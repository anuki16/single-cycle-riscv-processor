==> flow/design.v <==
module controller #(parameter CTRL_SIZE = 21)(
	input logic clk, rstn, ex_no_stay,	 
	input logic [31:0] instruction,
	output logic [CTRL_SIZE-1:0] ctrl_signals
);
	localparam W_I = 9;	 
	localparam W_C = CTRL_SIZE + 9;	 
	logic [2**W_I-1:0][0:W_C-1] control_store;
	logic [8:0] ctrl_addr;
	logic [6:0] opcode;
	logic [2:0] func3;
	assign opcode = instruction[6:0];
	assign func3 = instruction[14:12];
	assign ctrl_addr[8:4] = instruction[6:2];
	always_comb begin
		if (opcode == 7'b0110011 ||	
			(opcode == 7'b0010011 && func3 == 3'b101))
			ctrl_addr[0] = instruction[30];
		else
			ctrl_addr[0] = 1'b0;
		if (opcode == 7'b0110011 ||
			 opcode == 7'b0010011 ||
			 opcode == 7'b0000011 ||
		    opcode == 7'b1100111 ||
			 opcode == 7'b0100011 ||
			 opcode == 7'b1100011 )
			ctrl_addr[3:1] = func3;
		else
			ctrl_addr[3:1] = 3'b0;
	end
	logic stay;
	logic [8:0] next_addr;
	logic [W_C-1:0] cur_ctrl;
	always @(posedge clk or negedge rstn) begin
		if (!rstn) begin
			stay <= 1'b0;
			next_addr <= 9'b0;
		end else begin
			stay <= (cur_ctrl[12] & (~ex_no_stay));
			next_addr <= cur_ctrl[8:0];
		end
	end
	assign cur_ctrl = stay? control_store[next_addr] : control_store[ctrl_addr];
	assign ctrl_signals = cur_ctrl[W_C-1:9];
	assign control_store[9'b011000000] = {1'b1,	4'b0000,	1'b0,	1'b0,	1'b0,	1'b0,	2'b00,	1'b0,	2'b00,	3'b000,	1'b0,	1'b0,	1'b0,	1'b0,	9'b000000000};  
	assign control_store[9'b011000001] = {1'b1,	4'b0001,	1'b0,	1'b0,	1'b0,	1'b0,	2'b00,	1'b0,	2'b00,	3'b000,	1'b0,	1'b0,	1'b0,	1'b0,	9'b000000000};  
	assign control_store[9'b011000010] = {1'b1,	4'b0010,	1'b0,	1'b0,	1'b0,	1'b0,	2'b00,	1'b0,	2'b00,	3'b000,	1'b0,	1'b0,	1'b0,	1'b0,	9'b000000000};  
	assign control_store[9'b011000100] = {1'b1,	4'b1000,	1'b0,	1'b0,	1'b0,	1'b0,	2'b00,	1'b0,	2'b00,	3'b000,	1'b0,	1'b0,	1'b0,	1'b0,	9'b000000000};  
	assign control_store[9'b011000110] = {1'b1,	4'b1001,	1'b0,	1'b0,	1'b0,	1'b0,	2'b00,	1'b0,	2'b00,	3'b000,	1'b0,	1'b0,	1'b0,	1'b0,	9'b000000000};  
	assign control_store[9'b011001000] = {1'b1,	4'b0111,	1'b0,	1'b0,	1'b0,	1'b0,	2'b00,	1'b0,	2'b00,	3'b000,	1'b0,	1'b0,	1'b0,	1'b0,	9'b000000000};  
	assign control_store[9'b011001010] = {1'b1,	4'b0011,	1'b0,	1'b0,	1'b0,	1'b0,	2'b00,	1'b0,	2'b00,	3'b000,	1'b0,	1'b0,	1'b0,	1'b0,	9'b000000000};  
	assign control_store[9'b011001011] = {1'b1,	4'b0100,	1'b0,	1'b0,	1'b0,	1'b0,	2'b00,	1'b0,	2'b00,	3'b000,	1'b0,	1'b0,	1'b0,	1'b0,	9'b000000000};  
	assign control_store[9'b011001100] = {1'b1,	4'b0110,	1'b0,	1'b0,	1'b0,	1'b0,	2'b00,	1'b0,	2'b00,	3'b000,	1'b0,	1'b0,	1'b0,	1'b0,	9'b000000000};  
	assign control_store[9'b011001110] = {1'b1,	4'b0101,	1'b0,	1'b0,	1'b0,	1'b0,	2'b00,	1'b0,	2'b00,	3'b000,	1'b0,	1'b0,	1'b0,	1'b0,	9'b000000000};  
	assign control_store[9'b011001111] = {1'b1,	4'b1100,	1'b0,	1'b0,	1'b0,	1'b0,	2'b00,	1'b0,	2'b00,	3'b000,	1'b0,	1'b0,	1'b0,	1'b0,	9'b000000000};  
	assign control_store[9'b001000000] = {1'b1,	4'b0000,	1'b1,	1'b0,	1'b0,	1'b0,	2'b00,	1'b0,	2'b00,	3'b000,	1'b0,	1'b0,	1'b0,	1'b0,	9'b000000000};  
	assign control_store[9'b001000100] = {1'b1,	4'b1000,	1'b1,	1'b0,	1'b0,	1'b0,	2'b00,	1'b0,	2'b00,	3'b000,	1'b0,	1'b0,	1'b0,	1'b0,	9'b000000000};  
	assign control_store[9'b001000110] = {1'b1,	4'b1001,	1'b1,	1'b0,	1'b0,	1'b0,	2'b00,	1'b0,	2'b00,	3'b000,	1'b0,	1'b0,	1'b0,	1'b0,	9'b000000000};  
	assign control_store[9'b001001000] = {1'b1,	4'b0111,	1'b1,	1'b0,	1'b0,	1'b0,	2'b00,	1'b0,	2'b00,	3'b000,	1'b0,	1'b0,	1'b0,	1'b0,	9'b000000000};  
	assign control_store[9'b001001100] = {1'b1,	4'b0110,	1'b1,	1'b0,	1'b0,	1'b0,	2'b00,	1'b0,	2'b00,	3'b000,	1'b0,	1'b0,	1'b0,	1'b0,	9'b000000000};  
	assign control_store[9'b001001110] = {1'b1,	4'b0101,	1'b1,	1'b0,	1'b0,	1'b0,	2'b00,	1'b0,	2'b00,	3'b000,	1'b0,	1'b0,	1'b0,	1'b0,	9'b000000000};  
	assign control_store[9'b001000010] = {1'b1,	4'b0010,	1'b1,	1'b0,	1'b0,	1'b0,	2'b00,	1'b0,	2'b00,	3'b000,	1'b0,	1'b0,	1'b0,	1'b0,	9'b000000000};  
	assign control_store[9'b001001010] = {1'b1,	4'b0011,	1'b1,	1'b0,	1'b0,	1'b0,	2'b00,	1'b0,	2'b00,	3'b000,	1'b0,	1'b0,	1'b0,	1'b0,	9'b000000000};  
	assign control_store[9'b001001011] = {1'b1,	4'b0100,	1'b1,	1'b0,	1'b0,	1'b0,	2'b00,	1'b0,	2'b00,	3'b000,	1'b0,	1'b0,	1'b0,	1'b0,	9'b000000000};  
	assign control_store[9'b011010000] = {1'b1,	4'b1011,	1'b1,	1'b0,	1'b0,	1'b0,	2'b00,	1'b0,	2'b00,	3'b000,	1'b0,	1'b0,	1'b0,	1'b0,	9'b000000000};  
	assign control_store[9'b001010000] = {1'b1,	4'b0000,	1'b1,	1'b1,	1'b0,	1'b0,	2'b00,	1'b0,	2'b00,	3'b000,	1'b0,	1'b0,	1'b0,	1'b0,	9'b000000000};  
	assign control_store[9'b000000000] = {1'b1,	4'b0000,	1'b1,	1'b0,	1'b0,	1'b1,	2'b00,	1'b0,	2'b01,	3'b000,	1'b1,	1'b0,	1'b0,	1'b0,	9'b000000001};  
	assign control_store[9'b000000010] = {1'b1,	4'b0000,	1'b1,	1'b0,	1'b0,	1'b1,	2'b01,	1'b0,	2'b01,	3'b000,	1'b1,	1'b0,	1'b0,	1'b0,	9'b000000011};  
	assign control_store[9'b000000100] = {1'b1,	4'b0000,	1'b1,	1'b0,	1'b0,	1'b1,	2'b11,	1'b0,	2'b01,	3'b000,	1'b1,	1'b0,	1'b0,	1'b0,	9'b000000101};  
	assign control_store[9'b000001000] = {1'b1,	4'b0000,	1'b1,	1'b0,	1'b0,	1'b1,	2'b00,	1'b1,	2'b01,	3'b000,	1'b1,	1'b0,	1'b0,	1'b0,	9'b000001001};  
	assign control_store[9'b000001010] = {1'b1,	4'b0000,	1'b1,	1'b0,	1'b0,	1'b1,	2'b01,	1'b1,	2'b01,	3'b000,	1'b1,	1'b0,	1'b0,	1'b0,	9'b000001011};  
	assign control_store[9'b010000000] = {1'b0,	4'b0000,	1'b1,	1'b0,	1'b1,	1'b0,	2'b00,	1'b0,	2'b00,	3'b000,	1'b1,	1'b0,	1'b0,	1'b0,	9'b010000001};  
	assign control_store[9'b010000010] = {1'b0,	4'b0000,	1'b1,	1'b0,	1'b1,	1'b0,	2'b01,	1'b0,	2'b00,	3'b000,	1'b1,	1'b0,	1'b0,	1'b0,	9'b010000011};  
	assign control_store[9'b010000100] = {1'b0,	4'b0000,	1'b1,	1'b0,	1'b1,	1'b0,	2'b11,	1'b0,	2'b00,	3'b000,	1'b1,	1'b0,	1'b0,	1'b0,	9'b010000101};  
	assign control_store[9'b110000000] = {1'b0,	4'b0001,	1'b0,	1'b0,	1'b0,	1'b0,	2'b00,	1'b0,	2'b00,	3'b011,	1'b0,	1'b0,	1'b0,	1'b0,	9'b000000000};  
	assign control_store[9'b110000010] = {1'b0,	4'b0001,	1'b0,	1'b0,	1'b0,	1'b0,	2'b00,	1'b0,	2'b00,	3'b100,	1'b0,	1'b0,	1'b0,	1'b0,	9'b000000000};  
	assign control_store[9'b110001000] = {1'b0,	4'b1000,	1'b0,	1'b0,	1'b0,	1'b0,	2'b00,	1'b0,	2'b00,	3'b101,	1'b0,	1'b0,	1'b0,	1'b0,	9'b000000000};  
	assign control_store[9'b110001010] = {1'b0,	4'b1000,	1'b0,	1'b0,	1'b0,	1'b0,	2'b00,	1'b0,	2'b00,	3'b110,	1'b0,	1'b0,	1'b0,	1'b0,	9'b000000000};  
	assign control_store[9'b110001100] = {1'b0,	4'b1001,	1'b0,	1'b0,	1'b0,	1'b0,	2'b00,	1'b0,	2'b00,	3'b101,	1'b0,	1'b0,	1'b0,	1'b0,	9'b000000000};  
	assign control_store[9'b110001110] = {1'b0,	4'b1001,	1'b0,	1'b0,	1'b0,	1'b0,	2'b00,	1'b0,	2'b00,	3'b110,	1'b0,	1'b0,	1'b0,	1'b0,	9'b000000000};  
	assign control_store[9'b110110000] = {1'b1,	4'b0000,	1'b0,	1'b0,	1'b0,	1'b0,	2'b00,	1'b0,	2'b10,	3'b001,	1'b0,	1'b0,	1'b0,	1'b0,	9'b000000000};  
	assign control_store[9'b110010000] = {1'b1,	4'b0000,	1'b1,	1'b0,	1'b0,	1'b0,	2'b00,	1'b0,	2'b10,	3'b010,	1'b0,	1'b0,	1'b0,	1'b0,	9'b000000000};  
	assign control_store[9'b000100000] = {1'b1,	4'b0000,	1'b1,	1'b0,	1'b0,	1'b1,	2'b00,	1'b1,	2'b01,	3'b000,	1'b1,	1'b0,	1'b0,	1'b1,	9'b000100001};  
	assign control_store[9'b000100001] = {1'b1,	4'b0000,	1'b1,	1'b0,	1'b0,	1'b1,	2'b00,	1'b1,	2'b01,	3'b000,	1'b1,	1'b0,	1'b0,	1'b1,	9'b000100010};  
	assign control_store[9'b000100010] = {1'b0,	4'b0000,	1'b1,	1'b0,	1'b1,	1'b0,	2'b00,	1'b0,	2'b00,	3'b000,	1'b1,	1'b1,	1'b0,	1'b1,	9'b000100011};  
	assign control_store[9'b000100011] = {1'b0,	4'b0000,	1'b1,	1'b0,	1'b1,	1'b0,	2'b00,	1'b0,	2'b00,	3'b000,	1'b1,	1'b1,	1'b1,	1'b1,	9'b000100000};  
	assign control_store[9'b000000001] = {1'b1,	4'b0000,	1'b1,	1'b0,	1'b0,	1'b1,	2'b00,	1'b0,	2'b01,	3'b000,	1'b0,	1'b0,	1'b0,	1'b0,	9'b000000000};  
	assign control_store[9'b000000011] = {1'b1,	4'b0000,	1'b1,	1'b0,	1'b0,	1'b1,	2'b01,	1'b0,	2'b01,	3'b000,	1'b0,	1'b0,	1'b0,	1'b0,	9'b000000000};  
	assign control_store[9'b000000101] = {1'b1,	4'b0000,	1'b1,	1'b0,	1'b0,	1'b1,	2'b11,	1'b0,	2'b01,	3'b000,	1'b0,	1'b0,	1'b0,	1'b0,	9'b000000000};  
	assign control_store[9'b000001001] = {1'b1,	4'b0000,	1'b1,	1'b0,	1'b0,	1'b1,	2'b00,	1'b1,	2'b01,	3'b000,	1'b0,	1'b0,	1'b0,	1'b0,	9'b000000000};  
	assign control_store[9'b000001011] = {1'b1,	4'b0000,	1'b1,	1'b0,	1'b0,	1'b1,	2'b01,	1'b1,	2'b01,	3'b000,	1'b0,	1'b0,	1'b0,	1'b0,	9'b000000000};  
	assign control_store[9'b010000001] = {1'b0,	4'b0000,	1'b1,	1'b0,	1'b1,	1'b0,	2'b00,	1'b0,	2'b00,	3'b000,	1'b0,	1'b0,	1'b0,	1'b0,	9'b000000000};  
	assign control_store[9'b010000011] = {1'b0,	4'b0000,	1'b1,	1'b0,	1'b1,	1'b0,	2'b01,	1'b0,	2'b00,	3'b000,	1'b0,	1'b0,	1'b0,	1'b0,	9'b000000000};  
	assign control_store[9'b010000101] = {1'b0,	4'b0000,	1'b1,	1'b0,	1'b1,	1'b0,	2'b11,	1'b0,	2'b00,	3'b000,	1'b0,	1'b0,	1'b0,	1'b0,	9'b000000000};  
endmodule
; Tool chain data of controller
; What the tools print for controller, step after step.
; Line numbers count from 1 in the design file above.
; Library cell names are shortened.
; A cell with -- has no value.
[design]
design = controller
clock_port = clk
lib = sky130hd
pvt_corner = tt_025C_1v80

; Word level
; Source: Yosys, flattened and elaborated, memories not mapped. Widths are those after wreduce; folded enables and synchronous resets count as part of the registers. Registers that Yosys merges into a memory's read port (data or address) are not register bits. Print and check cells do not count. Equal cells are merged and count once.
[word_totals]
ff_bits = 10
n_memories = 0
inputBits = 35
mem_bits_ro = 0
clocked_rd_ports_x_width = 0
wordCells = 25
latch_bits = 0
mem_bits_rw = 0
[classes]
reduce_and_logical = 7
n_logic = 2
n_div = 0
add_sub_neg = 0
n_shift = 2
compare = 0
multipliers = 2
n_eq = 7
mux = 3
[op_table]
columns = cell, n
row1 = indexed select 15360 x 15 -> 30 bit, 2
row2 = multiplier 9 x 4 -> 13 bit (second input constant), 2
row3 = 2-to-1 mux 30 bit, 1
row4 = == test 7 x 6 -> 1 bit (second input constant), 2
row5 = == test 7 bit (second input constant), 2
row6 = == test 7 x 2 -> 1 bit (second input constant), 1
row7 = == test 7 x 5 -> 1 bit (second input constant), 1
row8 = logical OR 1 bit, 6
row9 = == test 3 bit (second input constant), 1
row10 = 2-to-1 mux 3 bit, 1
row11 = bitwise AND 1 bit, 1
row12 = logical AND 1 bit, 1
row13 = inverter 1 bit, 1
row14 = 2-to-1 mux 1 bit, 1

; Depth
; Depth = most cells in a row (Yosys ltp): at word level without a register or memory, in the mapped netlist without a sequential cell, where the memories' decode and read muxes count.
[logic_depth]
word_depth = 11
ABC_AREA = 0
depth_mapped = 15
ltp_nobuf = 11

; After synthesis
; The flow's flattened synthesis, as Yosys stat reports it; memories are mapped. The netlist is that of the ABC_AREA named above (0 if unset); the other value can give another one.
; Totals and module areas in this step are rounded.
[types]
columns = type, n, area_total_um2
row1 = buf_4, 24, 180.173
row2 = dfrtp_1, 7, 175.168
row3 = ha_1, 10, 125.12
row4 = nand2_1, 21, 78.826
row5 = nor2_1, 21, 78.826
row6 = o21ai_0, 11, 55.053
row7 = a21oi_1, 8, 40.038
row8 = a32o_1, 4, 40.038
row9 = inv_1, 9, 33.782
row10 = a221oi_1, 3, 26.275
row11 = and2_1, 4, 25.024
row12 = nand2b_1, 4, 25.024
row13 = nand3_1, 5, 25.024
row14 = nor2b_1, 4, 25.024
row15 = nor3_1, 5, 25.024
row16 = nor4_1, 4, 25.024
row17 = a21boi_0, 3, 22.522
row18 = buf_6, 2, 22.522
; Other cell types: 36; their cells: 52.
[synth_totals]
yosys_area_um2 = 1430
flip_flops = 7
cells = 201
seqArea_um2 = 175

; Path before layout
; Source: OpenSTA report_checks on the synthesized netlist (no wires, ideal clock, input and output delay 20% of the period each), path of least setup slack; recovery checks are left aside. Register names are those of the netlist, which keeps one name where synthesis merged equal registers.
[synth_timing]
kind = input to output
from = input port instruction[4]
to = output port ctrl_signals[15]
in_delay_ps = 1484
tclk_ps = 7420
path_stages = 12
launch_ps = 1484
arrival_ps = 3925
path_delay_ps = 2441
output_delay_ps = 1484
required_time_ps = 5936
setup_slack_ps = 2011
n_path_buf = 2
period_less_setup_slack_ps = 5409
; "path_delay_ps" = arrival - input delay + setup time.
; A path that ends at an output port has no setup time.
; "path_stages": output pins that drive a net of the path, with the launching flip-flop's if there is one; two outputs of one cell count as two.
; "period_less_setup_slack_ps" is the clock period less the worst setup slack; recovery checks do not enter. This is arithmetic on one report: input and output delays are still those of the set period (20% each).
; The rows between start and end are the longest chain of elaborated cells between them; the timing report does not say that the signal goes this way. Where chains are equally long, one stands for them.
; A line is the first line of the expression or statement that the cell stems from. Yosys adds cells for indexed reads and writes and turns some case tables into memories.
[synth_via]
path_cell_list = buf_4 nor2b_1 nand4_1 o31ai_1 inv_1 ha_1 or2_2 nor2_1 o211ai_1 a32o_1 a32o_1 buf_4
elab_chain_len = 10
[synth_rtl]
columns = item, line_no
row1 = start: declaration, 3  ; input logic [31:0] instruction,
row2 = == test 7 x 6 -> 1 bit, 21  ; if (opcode == 7'b0110011 ||
row3 = logical OR 1 bit x5, 21
row4 = 2-to-1 mux 3 bit, 21
row5 = multiplier 9 x 4 -> 13 bit, 43  ; assign cur_ctrl = stay? control_store[next_addr] : control_store[ctrl_addr];
row6 = indexed select 15360 x 15 -> 30 bit, 43
row7 = 2-to-1 mux 30 bit, 43
row8 = end: declaration, 4  ; output logic [CTRL_SIZE-1:0] ctrl_signals
; Nets of the timed path that keep an RTL name, with a line that drives or declares them; the list need not be complete.
[synth_nets]
columns = signal, line_no
row1 = cur_ctrl[24], 43

; Worst path after layout
; Path of least setup slack in the final report of flow run A (OpenROAD, finished layout, wires in). Where an end is a register, its clock arrival counts in the times.
; The report prints the path's times to 10 ps; the period is as set.
[layout_timing]
kind = input to output
from = input port instruction[6]
to = output port ctrl_signals[20]
output_delay_ps = 1060
path_stages = 12
n_path_buf = 3
required_time_ps = 4220
tclk_ps = 5280
in_delay_ps = 1060
launch_ps = 1060
setup_slack_ps = 150
arrival_ps = 4070
; The rows between start and end are the longest chain of elaborated cells between them; the timing report does not say that the signal goes this way. Where chains are equally long, one stands for them.
[layout_via]
path_cell_list = clkdlybuf4s50_1 and3b_1 o21a_1 a22o_1 buf_4 ha_1 or2_2 nor2_2 o211ai_1 a32o_1 a21o_1 clkdlybuf4s50_1
elab_chain_len = 10
[layout_rtl]
columns = item, line_no
row1 = start: declaration, 3  ; input logic [31:0] instruction,
row2 = == test 7 x 6 -> 1 bit, 21  ; if (opcode == 7'b0110011 ||
row3 = logical OR 1 bit x5, 21
row4 = 2-to-1 mux 3 bit, 21
row5 = multiplier 9 x 4 -> 13 bit, 43  ; assign cur_ctrl = stay? control_store[next_addr] : control_store[ctrl_addr];
row6 = indexed select 15360 x 15 -> 30 bit, 43
row7 = 2-to-1 mux 30 bit, 43
row8 = end: declaration, 4  ; output logic [CTRL_SIZE-1:0] ctrl_signals

# Flow runs of controller

Flow measurements of controller on sky130hd: 2 stored runs with different settings, listed in no order. Input and output delays are each 20% of the period that was set; the output load is 0.01 pF.
"achieved_period_ps" = clock period - worst setup slack. The figure is calculated, with input and output delays left at 20% of the set period.
By "worst_path_ps" is meant the share of the clock period that the worst setup path is allowed (20% is reserved at inputs, 20% at outputs), minus its slack. Clock arrival times at its registers enter into it.
"fin_power_mw": no workload was simulated; the value follows from the tool's default switching activity.
"worst_path_ps" is given in steps of 10 ps.
The measured numbers are rounded.

# flow run A
==> flow/run.sh <==
#!/bin/bash
# the make line also repeats the synthesis and layout settings of config.mk as NAME=value (left out here)
make -C /OpenROAD-flow-scripts/flow DESIGN_CONFIG=/design/flow/config.mk WORK_HOME=/design/flow/orfs CLKGATE_MAP_FILE= finish
==> flow/config.mk <==
export PLATFORM = sky130hd
export DESIGN_NAME = controller
export DESIGN_NICKNAME = controller
export VERILOG_FILES = /design/flow/design.v
export SDC_FILE = /design/flow/constraint.sdc
export NUM_CORES = 4
export LEC_CHECK = 0
export CAP_MARGIN = 20
export CORE_MARGIN = 2
export CORE_UTILIZATION = 40
export SLEW_MARGIN = 20
==> flow/constraint.sdc <==
create_clock -name core_clock -period 5.28 [get_ports {clk}]
set_input_delay 1.0560 -clock core_clock [delete_from_list [all_inputs] [get_ports {clk}]]
set_output_delay 1.0560 -clock core_clock [all_outputs]
set_load 0.01 [all_outputs]

==> flow run A: results <==
design_die_area_um2=4080
setupTns_ps=0
fin_util_pct=53.4
finalCellArea_um2=1810
hold_ws_ps=742
final_setup_ws_ps=153
achieved_period_ps=5127
synth_chip_area_um2=1430
worst_path_ps=3020
path_kind="input to output"
fin_power_mw=0.242

# flow run B
==> flow/run.sh <==
#!/bin/bash
# the make line also repeats the synthesis and layout settings of config.mk as NAME=value (left out here)
make -C /OpenROAD-flow-scripts/flow DESIGN_CONFIG=/design/flow/config.mk WORK_HOME=/design/flow/orfs CLKGATE_MAP_FILE= finish
==> flow/config.mk <==
export PLATFORM = sky130hd
export DESIGN_NAME = controller
export DESIGN_NICKNAME = controller
export VERILOG_FILES = /design/flow/design.v
export SDC_FILE = /design/flow/constraint.sdc
export NUM_CORES = 4
export LEC_CHECK = 0
export ABC_AREA = 1
export CAP_MARGIN = 20
export CELL_PAD_IN_SITES_DETAIL_PLACEMENT = 1
export CORE_MARGIN = 2
export CORE_UTILIZATION = 45
export CTS_CLUSTER_SIZE = 34
export PLACE_DENSITY_LB_ADDON = 0.07
export SLEW_MARGIN = 20
export TNS_END_PERCENT = 5
==> flow/constraint.sdc <==
create_clock -name core_clock -period 5.62 [get_ports {clk}]
set_input_delay 1.1240 -clock core_clock [delete_from_list [all_inputs] [get_ports {clk}]]
set_output_delay 1.1240 -clock core_clock [all_outputs]
set_load 0.01 [all_outputs]

==> flow run B: results <==
design_die_area_um2=3520
setupTns_ps=0
fin_util_pct=54.0
finalCellArea_um2=1610
hold_ws_ps=808
final_setup_ws_ps=315
achieved_period_ps=5305
synth_chip_area_um2=1380
worst_path_ps=3060
path_kind="input to output"
fin_power_mw=0.201
